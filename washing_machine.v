==> flow/design.v <==
module washing_machine(
  input wire rst_n,
  input wire clk,
  input wire [1:0] clk_freq,
  input wire coin_in,
  input wire double_wash,
  input wire timer_pause,
  output reg wash_done
  );
  localparam IDLE           = 3'b000,
             FILLING_WATER  = 3'b001,
             WASHING        = 3'b011,
             RINSING        = 3'b010,
             SPINNING       = 3'b110;
  localparam One_MHz        = 2'b00,
             Two_MHz        = 2'b01,
             Four_MHz       = 2'b10,
             Eight_MHz      = 2'b11;
  localparam numberOfCounts_2minutes_1MHz = 32'd119, 
             numberOfCounts_2minutes_2MHz = 32'd239,
             numberOfCounts_2minutes_4MHz = 32'd479,
             numberOfCounts_2minutes_8MHz = 32'd959,
             numberOfCounts_1minute_1MHz  = 32'd59,
             numberOfCounts_1minute_2MHz  = 32'd119,
             numberOfCounts_1minute_4MHz  = 32'd239,
             numberOfCounts_1minute_8MHz  = 32'd479,
             numberOfCounts_5minutes_1MHz = 32'd299,
             numberOfCounts_5minutes_2MHz = 32'd599,
             numberOfCounts_5minutes_4MHz = 32'd1199,
             numberOfCounts_5minutes_8MHz = 32'd2399;
  reg [2:0] current_state, next_state;
  reg [31:0] counter, counter_comb;
  reg timeout_flag;
  reg [1:0] number_of_washes;
    always@(posedge clk)
      begin
        if(current_state == IDLE)
          begin
            number_of_washes <= 'd0;
          end
        else if( (current_state == WASHING) && timeout_flag )
          begin
            number_of_washes <= number_of_washes + 'd1;
          end
      end  
  always@(posedge clk or negedge rst_n)
    begin
      if(!rst_n)
        begin
          current_state <= IDLE;
        end
      else
        begin
          current_state <= next_state;
        end
    end
  always@(posedge clk or negedge rst_n)
    begin
      if(!rst_n)
        begin
          counter <= 'd0;
        end
      else
        begin
          counter <= counter_comb;
        end
    end
  always@(*)
    begin
      next_state = IDLE;
      case(current_state)
        IDLE:
          begin
            if(coin_in)
              begin
                next_state = FILLING_WATER;
              end
            else
              begin    
                next_state = current_state;
              end
          end
        FILLING_WATER:
          begin
            if(timeout_flag)
              begin
                next_state = WASHING;
              end
            else
              begin
                next_state = current_state;
              end
          end
        WASHING:
          begin
            if(timeout_flag)
              begin
                next_state = RINSING;
              end
            else
              begin
                next_state = current_state;
              end
          end
        RINSING:
          begin
            if(timeout_flag)
              begin
                if(double_wash)
                  begin
                    if(number_of_washes == 'd1)
                      begin
                        next_state = WASHING;
                      end
                    else
                      begin
                        next_state = SPINNING;
                      end
                  end
                else
                  begin
                    next_state = SPINNING;
                  end
              end
            else
              begin
                next_state = current_state;
              end
          end
        SPINNING:
          begin
            if(timeout_flag)
              begin
                next_state = IDLE;
              end
            else
              begin
                next_state = current_state;
              end
          end
        default:
          begin
            next_state = IDLE;
          end
      endcase
    end
  always@(*)
    begin
      if(current_state == IDLE)
        begin
          wash_done = 'd1;
        end
      else
        begin
          wash_done = 'd0;
        end
    end
  always@(*)
    begin
      counter_comb = 'd0;
      timeout_flag = 1'b0;
      case(current_state)
        IDLE:
          begin
            counter_comb = 'd0;
            timeout_flag = 1'b0;
          end
        FILLING_WATER:
          begin
            case(clk_freq)
              One_MHz:
                begin
                  if(counter == numberOfCounts_2minutes_1MHz)
                    begin
                      counter_comb = 'd0;
                      timeout_flag = 1'b1;
                    end
                  else
                    begin
                      counter_comb = counter + 'd1;
                      timeout_flag = 1'b0;
                    end
                end
              Two_MHz:
                begin
                  if(counter == numberOfCounts_2minutes_2MHz)
                    begin
                      counter_comb = 'd0;
                      timeout_flag = 1'b1;
                    end
                  else
                    begin
                      counter_comb = counter + 'd1;
                      timeout_flag = 1'b0;
                    end
                end
              Four_MHz:
                begin
                  if(counter == numberOfCounts_2minutes_4MHz)
                    begin
                      counter_comb = 'd0;
                      timeout_flag = 1'b1;
                    end
                  else
                    begin
                      counter_comb = counter + 'd1;
                      timeout_flag = 1'b0;
                    end
                end
              Eight_MHz:
                begin
                  if(counter == numberOfCounts_2minutes_8MHz)
                    begin
                      counter_comb = 'd0;
                      timeout_flag = 1'b1;
                    end
                  else
                    begin
                      counter_comb = counter + 'd1;
                      timeout_flag = 1'b0;
                    end
                end
              default:
                begin
                  counter_comb = 'd0;
                  timeout_flag = 1'b0;
                end
            endcase
          end
        WASHING:
          begin
            case(clk_freq)
              One_MHz:
                begin
                  if(counter == numberOfCounts_5minutes_1MHz)
                    begin
                      counter_comb = 'd0;
                      timeout_flag = 1'b1;
                    end
                  else
                    begin
                      counter_comb = counter + 'd1;
                      timeout_flag = 1'b0;
                    end
                end
              Two_MHz:
                begin
                  if(counter == numberOfCounts_5minutes_2MHz)
                    begin
                      counter_comb = 'd0;
                      timeout_flag = 1'b1;
                    end
                  else
                    begin
                      counter_comb = counter + 'd1;
                      timeout_flag = 1'b0;
                    end
                end
              Four_MHz:
                begin
                  if(counter == numberOfCounts_5minutes_4MHz)
                    begin
                      counter_comb = 'd0;
                      timeout_flag = 1'b1;
                    end
                  else
                    begin
                      counter_comb = counter + 'd1;
                      timeout_flag = 1'b0;
                    end
                end
              Eight_MHz:
                begin
                  if(counter == numberOfCounts_5minutes_8MHz)
                    begin
                      counter_comb = 'd0;
                      timeout_flag = 1'b1;
                    end
                  else
                    begin
                      counter_comb = counter + 'd1;
                      timeout_flag = 1'b0;
                    end
                end
              default:
                begin
                  counter_comb = 'd0;
                  timeout_flag = 1'b0;
                end
            endcase
          end
        RINSING:
          begin
            case(clk_freq)
              One_MHz:
                begin
                  if(counter == numberOfCounts_2minutes_1MHz)
                    begin
                      counter_comb = 'd0;
                      timeout_flag = 1'b1;
                    end
                  else
                    begin
                      counter_comb = counter + 'd1;
                      timeout_flag = 1'b0;
                    end
                end
              Two_MHz:
                begin
                  if(counter == numberOfCounts_2minutes_2MHz)
                    begin
                      counter_comb = 'd0;
                      timeout_flag = 1'b1;
                    end
                  else
                    begin
                      counter_comb = counter + 'd1;
                      timeout_flag = 1'b0;
                    end
                end
              Four_MHz:
                begin
                  if(counter == numberOfCounts_2minutes_4MHz)
                    begin
                      counter_comb = 'd0;
                      timeout_flag = 1'b1;
                    end
                  else
                    begin
                      counter_comb = counter + 'd1;
                      timeout_flag = 1'b0;
                    end
                end
              Eight_MHz:
                begin
                  if(counter == numberOfCounts_2minutes_8MHz)
                    begin
                      counter_comb = 'd0;
                      timeout_flag = 1'b1;
                    end
                  else
                    begin
                      counter_comb = counter + 'd1;
                      timeout_flag = 1'b0;
                    end
                end
              default:
                begin
                  counter_comb = 'd0;
                  timeout_flag = 1'b0;
                end
            endcase
          end
        SPINNING:
          begin
            case(clk_freq)
              One_MHz:
                begin
                  if(counter == numberOfCounts_1minute_1MHz)
                    begin
                      counter_comb = 'd0;
                      timeout_flag = 1'b1;
                    end
                  else if(timer_pause)
                    begin
                      counter_comb = counter;
                      timeout_flag = 1'b0;
                    end
                  else
                    begin
                      counter_comb = counter + 'd1;
                      timeout_flag = 1'b0;
                    end
                end
              Two_MHz:
                begin
                  if(counter == numberOfCounts_1minute_2MHz)
                    begin
                      counter_comb = 'd0;
                      timeout_flag = 1'b1;
                    end
                  else if(timer_pause)
                    begin
                      counter_comb = counter;
                      timeout_flag = 1'b0;
                    end
                  else
                    begin
                      counter_comb = counter + 'd1;
                      timeout_flag = 1'b0;
                    end
                end
              Four_MHz:
                begin
                  if(counter == numberOfCounts_1minute_4MHz)
                    begin
                      counter_comb = 'd0;
                      timeout_flag = 1'b1;
                    end
                  else if(timer_pause)
                    begin
                      counter_comb = counter;
                      timeout_flag = 1'b0;
                    end
                  else
                    begin
                      counter_comb = counter + 'd1;
                      timeout_flag = 1'b0;
                    end
                end
              Eight_MHz:
                begin
                  if(counter == numberOfCounts_1minute_8MHz)
                    begin
                      counter_comb = 'd0;
                      timeout_flag = 1'b1;
                    end
                  else if(timer_pause)
                    begin
                      counter_comb = counter;
                      timeout_flag = 1'b0;
                    end
                  else
                    begin
                      counter_comb = counter + 'd1;
                      timeout_flag = 1'b0;
                    end
                end
              default:
                begin
                  counter_comb = 'd0;
                  timeout_flag = 1'b0;
                end
            endcase
          end    
        default:
          begin
            counter_comb = 'd0;
            timeout_flag = 1'b0;
          end    
      endcase
    end 
endmodule
Reports on washing_machine
What the tools print for washing_machine, step after step.
Lines are those of the file above, counted from 1.
Operators carry their Yosys type and port widths (W data, S select, Z words).
Library cell names are shortened.
A cell with n/a has no value.

inputs
  design top = washing_machine
  clock = clk
  library = sky130hd
  library corner = tt_025C_1v80

Word-level counts
Counts by Yosys on the flattened word-level netlist (proc, flatten, opt, wreduce; memories kept). Register bits leave out memories and registers merged into their read ports (data or address). Print and check cells are left out. Cells with the same type and inputs are merged into one.

operators by class
  $add $sub $neg = 2
  $mul = 0
  div/mod/pow operators = 0
  $lt $le $gt $ge = 0
  eq/ne operators = 22
  shifts and indexed selects = 0
  multiplexer cells = 39
  bitwise operators = 0
  reduce/logical cells = 5

operator list
  kind                     count
  $mux W32                 13
  $pmux W32 S4             3
  $pmux W32 S3             1
  $eq A32 B10 Y1 const B   2
  $eq A32 B9 Y1 const B    2
  $add A32 B1 Y32 const B  1
  $eq A32 B11 Y1 const B   1
  $eq A32 B12 Y1 const B   1
  $eq A32 B6 Y1 const B    1
  $eq A32 B7 Y1 const B    1
  $eq A32 B8 Y1 const B    1
  $mux W3                  7
  $pmux W3 S5              1
  $pmux W1 S4              3
  $ne A2 B2 Y1 const B     5
  $mux W1                  10
  $eq A3 B2 Y1 const B     2
  $reduce_and A5 Y1        1
  $eq A2 B1 Y1 const B     2
  $eq A2 B2 Y1 const B     2
  $eq A3 B1 Y1 const B     1
  $eq A3 B3 Y1 const B     1
  $logic_not A3 Y1         1
  $pmux W1 S3              1
  $add A2 B1 Y2 const B    1
  $logic_not A2 Y1         1
  $reduce_or A2 Y1         1
  $logic_and A1 B1 Y1      1

bit counts
  bits in registers = 37
  bits in latches = 0
  RAM bits = 0
  ROM bits = 0
  clocked read ports x word width = 0
  memory cells = 0
  input port bits = 7
  cells after elaboration = 71

Logic depth
Yosys ltp: most cells in a row. Word level: on the elaborated netlist, between registers, memories and ports. Mapped: between sequential cells and ports; inverters and the memories' decode and read muxes count.

depth
  word-level depth = 6
  ABC_AREA = 0
  depth in mapped cells = 10

After synthesis
Source: synth_stat.txt of the flow (Yosys; design flattened, memories mapped). It holds for the ABC_AREA given above (unset counts as 0); a run with the other value may have another netlist.

synthesis totals
  standard cells after synthesis = 347
  mapped area = 2,865.2 µm²
  flip-flop cells = 39
  buffer cells = 26

cells by type
  type       count  area in all (µm²)
  dfrtp_1    36     900.864
  nor4_1     34     212.704
  and3_1     23     143.888
  nor2_1     30     112.608
  a2111oi_0  10     87.584
  nand3_1    15     75.072
  nor3_1     14     70.067
  inv_1      18     67.565
  a21oi_1    13     65.062
  buf_2      12     60.058
  nand2_1    15     56.304
  and2_1     8      50.048
  nand4_1    8      50.048
  a211oi_1   6      45.043
  o21ai_0    9      45.043
  clkbuf_1   11     41.29
  dfxtp_1    2      40.038
  a31oi_1    6      37.536

Not listed: further types 43, cells in them 77.

Timing after synthesis
Source: OpenSTA report_checks on the synthesized netlist (no wires, ideal clock, input and output delay 20% of the period each), path of least setup slack; recovery checks are left aside. Register names are those of the netlist, which keeps one name where synthesis merged equal registers.

timing path after synthesis
  path type = register to register
  start = register counter[0]
  end = register counter[16]
  period = 2.41 ns
  library setup time = 0.132 ns
  launch time at the first pin = 0.000 ns
  data arrival time = 2.323 ns
  data required time = 2.278 ns
  path slack = -0.044 ns
  path delay = 2.455 ns
  stages = 10
  synthesis period reached = 2.454 ns

"path delay" = arrival - input delay + setup time.
"stages" counts driving pins, that of a launching flip-flop among them; a cell with two outputs on the path counts twice.
"synthesis period reached" = period - worst setup slack (recovery checks aside). The figure is calculated, with input and output delays left at 20% of the set period.
Between the ends stands the longest chain of elaborated cells between them, by number of cells; it is not shown to be the way that was timed. Of several equally long chains one is given.
Each line given opens the expression or statement behind the cell; cells for indexed reads and writes are added by Yosys, which also makes memories of some case tables.

between the ends, after synthesis
  cell sequence = dfrtp_1 ha_1 clkbuf_2 nand3_1 or4_1 a211o_1 o221a_2 buf_2 o311ai_0 a21oi_1
  length of the longest elaborated chain = 5
  elaborated cells between the ends (all ways) = 27

RTL lines, path after synthesis
  what             line  RTL
  start, declared  32    reg [31:0] counter, counter_comb;
  start, assigned  61    counter <= 'd0;
  start, assigned  65    counter <= counter_comb;
  $add A32 B1 Y32  425   counter_comb = counter + 'd1;
  $mux W32         418   else if(timer_pause)
  $mux W32         413   if(counter == numberOfCounts_1minute_8MHz)
  $pmux W32 S4     356   case(clk_freq)
  $pmux W32 S3     162   case(current_state)
  end, assigned    61
  end, assigned    65
  end, declared    32

Timing after layout
Path of least setup slack in the final report of flow run A (OpenROAD, finished layout, wires in). Where an end is a register, its clock arrival counts in the times.

timing path post-layout
  path type = register to register
  start = register counter[13]
  end = register counter[31]
  period = 2.57 ns
  library setup time = 0.10 ns
  launch time at the first pin = 0.30 ns
  data arrival time = 2.81 ns
  data required time = 2.76 ns
  path slack = -0.04 ns
  stages = 10

Between the ends stands the longest chain of elaborated cells between them, by number of cells; it is not shown to be the way that was timed. Of several equally long chains one is given.

between the ends, post-layout
  cell sequence = dfrtp_2 or4_4 buf_8 nor3_4 buf_6 a32oi_4 a21o_1 a211oi_4 buf_6 and3b_1
  length of the longest elaborated chain = 5
  elaborated cells between the ends (all ways) = 27

RTL lines, path post-layout
  what             line  RTL
  start, declared  32    reg [31:0] counter, counter_comb;
  start, assigned  61    counter <= 'd0;
  start, assigned  65    counter <= counter_comb;
  $add A32 B1 Y32  425   counter_comb = counter + 'd1;
  $mux W32         418   else if(timer_pause)
  $mux W32         413   if(counter == numberOfCounts_1minute_8MHz)
  $pmux W32 S4     356   case(clk_freq)
  $pmux W32 S3     162   case(current_state)
  end, assigned    61
  end, assigned    65
  end, declared    32

Subject: flow runs of washing_machine

Hi,

Measured results for washing_machine: 2 stored runs of the Yosys and OpenROAD flow on sky130hd. The settings differ; the order carries no meaning. The constraints put input and output delay at 20% of the set period each and load the outputs with 0.01 pF.
"achieved clock period" is the run's clock period less its worst setup slack. It is reckoned from that one timing run; input and output delays stay at 20% of the period that was set.
"worst setup path time": the worst setup path's part of the clock period (all of it between registers, 20% less for each end at a port) less its slack. A launch clock that arrives late makes it longer, a capture clock that arrives late makes it shorter.
"power" rests on the timing tool's default activity at the inputs, not on a simulated workload.

Flow run A
==> flow/run.sh <==
#!/bin/bash
# the make line also repeats the synthesis and layout settings of config.mk as NAME=value (left out here)
make -C /OpenROAD-flow-scripts/flow DESIGN_CONFIG=/design/flow/config.mk WORK_HOME=/design/flow/orfs CLKGATE_MAP_FILE= finish
==> flow/config.mk <==
export PLATFORM = sky130hd
export DESIGN_NAME = washing_machine
export DESIGN_NICKNAME = washing_machine
export VERILOG_FILES = /design/flow/design.v
export SDC_FILE = /design/flow/constraint.sdc
export NUM_CORES = 4
export LEC_CHECK = 0
export CAP_MARGIN = 0
export CELL_PAD_IN_SITES_GLOBAL_PLACEMENT = 3
export CORE_ASPECT_RATIO = 1.16
export CORE_MARGIN = 2
export CORE_UTILIZATION = 34
export GPL_TIMING_DRIVEN = 0
export PLACE_DENSITY = 0.69
export SETUP_SLACK_MARGIN = 0.48
export SLEW_MARGIN = 20
==> flow/constraint.sdc <==
create_clock -name core_clock -period 2.57 [get_ports {clk}]
set_input_delay 0.5140 -clock core_clock [delete_from_list [all_inputs] [get_ports {clk}]]
set_output_delay 0.5140 -clock core_clock [all_outputs]
set_load 0.01 [all_outputs]

==> results of flow run A <==
chip area after synthesis (Yosys): 2,865.2 µm²
die area: 9,179.6 µm²
standard-cell area of the final layout: 4,117.7 µm²
utilization: 49.7%
worst setup slack after layout: -0.042 ns
total negative slack: -0.202 ns
power: 2,526 µW
achieved clock period: 2.612 ns
worst setup path time: 2.61 ns
worst setup path kind: register to register

Flow run B
==> flow/run.sh <==
#!/bin/bash
# the make line also repeats the synthesis and layout settings of config.mk as NAME=value (left out here)
make -C /OpenROAD-flow-scripts/flow DESIGN_CONFIG=/design/flow/config.mk WORK_HOME=/design/flow/orfs CLKGATE_MAP_FILE= finish
==> flow/config.mk <==
export PLATFORM = sky130hd
export DESIGN_NAME = washing_machine
export DESIGN_NICKNAME = washing_machine
export VERILOG_FILES = /design/flow/design.v
export SDC_FILE = /design/flow/constraint.sdc
export NUM_CORES = 4
export LEC_CHECK = 0
export CAP_MARGIN = 20
export CORE_MARGIN = 2
export CORE_UTILIZATION = 34
export CTS_CLUSTER_DIAMETER = 24
export GPL_ROUTABILITY_DRIVEN = 1
export GPL_TIMING_DRIVEN = 0
export PLACE_DENSITY_LB_ADDON = 0.12
export SLEW_MARGIN = 20
export TNS_END_PERCENT = 10
==> flow/constraint.sdc <==
create_clock -name core_clock -period 2.43 [get_ports {clk}]
set_input_delay 0.4860 -clock core_clock [delete_from_list [all_inputs] [get_ports {clk}]]
set_output_delay 0.4860 -clock core_clock [all_outputs]
set_load 0.01 [all_outputs]

==> results of flow run B <==
chip area after synthesis (Yosys): 2,865.2 µm²
die area: 9,177.6 µm²
standard-cell area of the final layout: 3,752.3 µm²
utilization: 45.9%
worst setup slack after layout: -0.274 ns
total negative slack: -6.173 ns
power: 2,542 µW
achieved clock period: 2.704 ns
worst setup path time: 2.70 ns
worst setup path kind: register to register

Regards
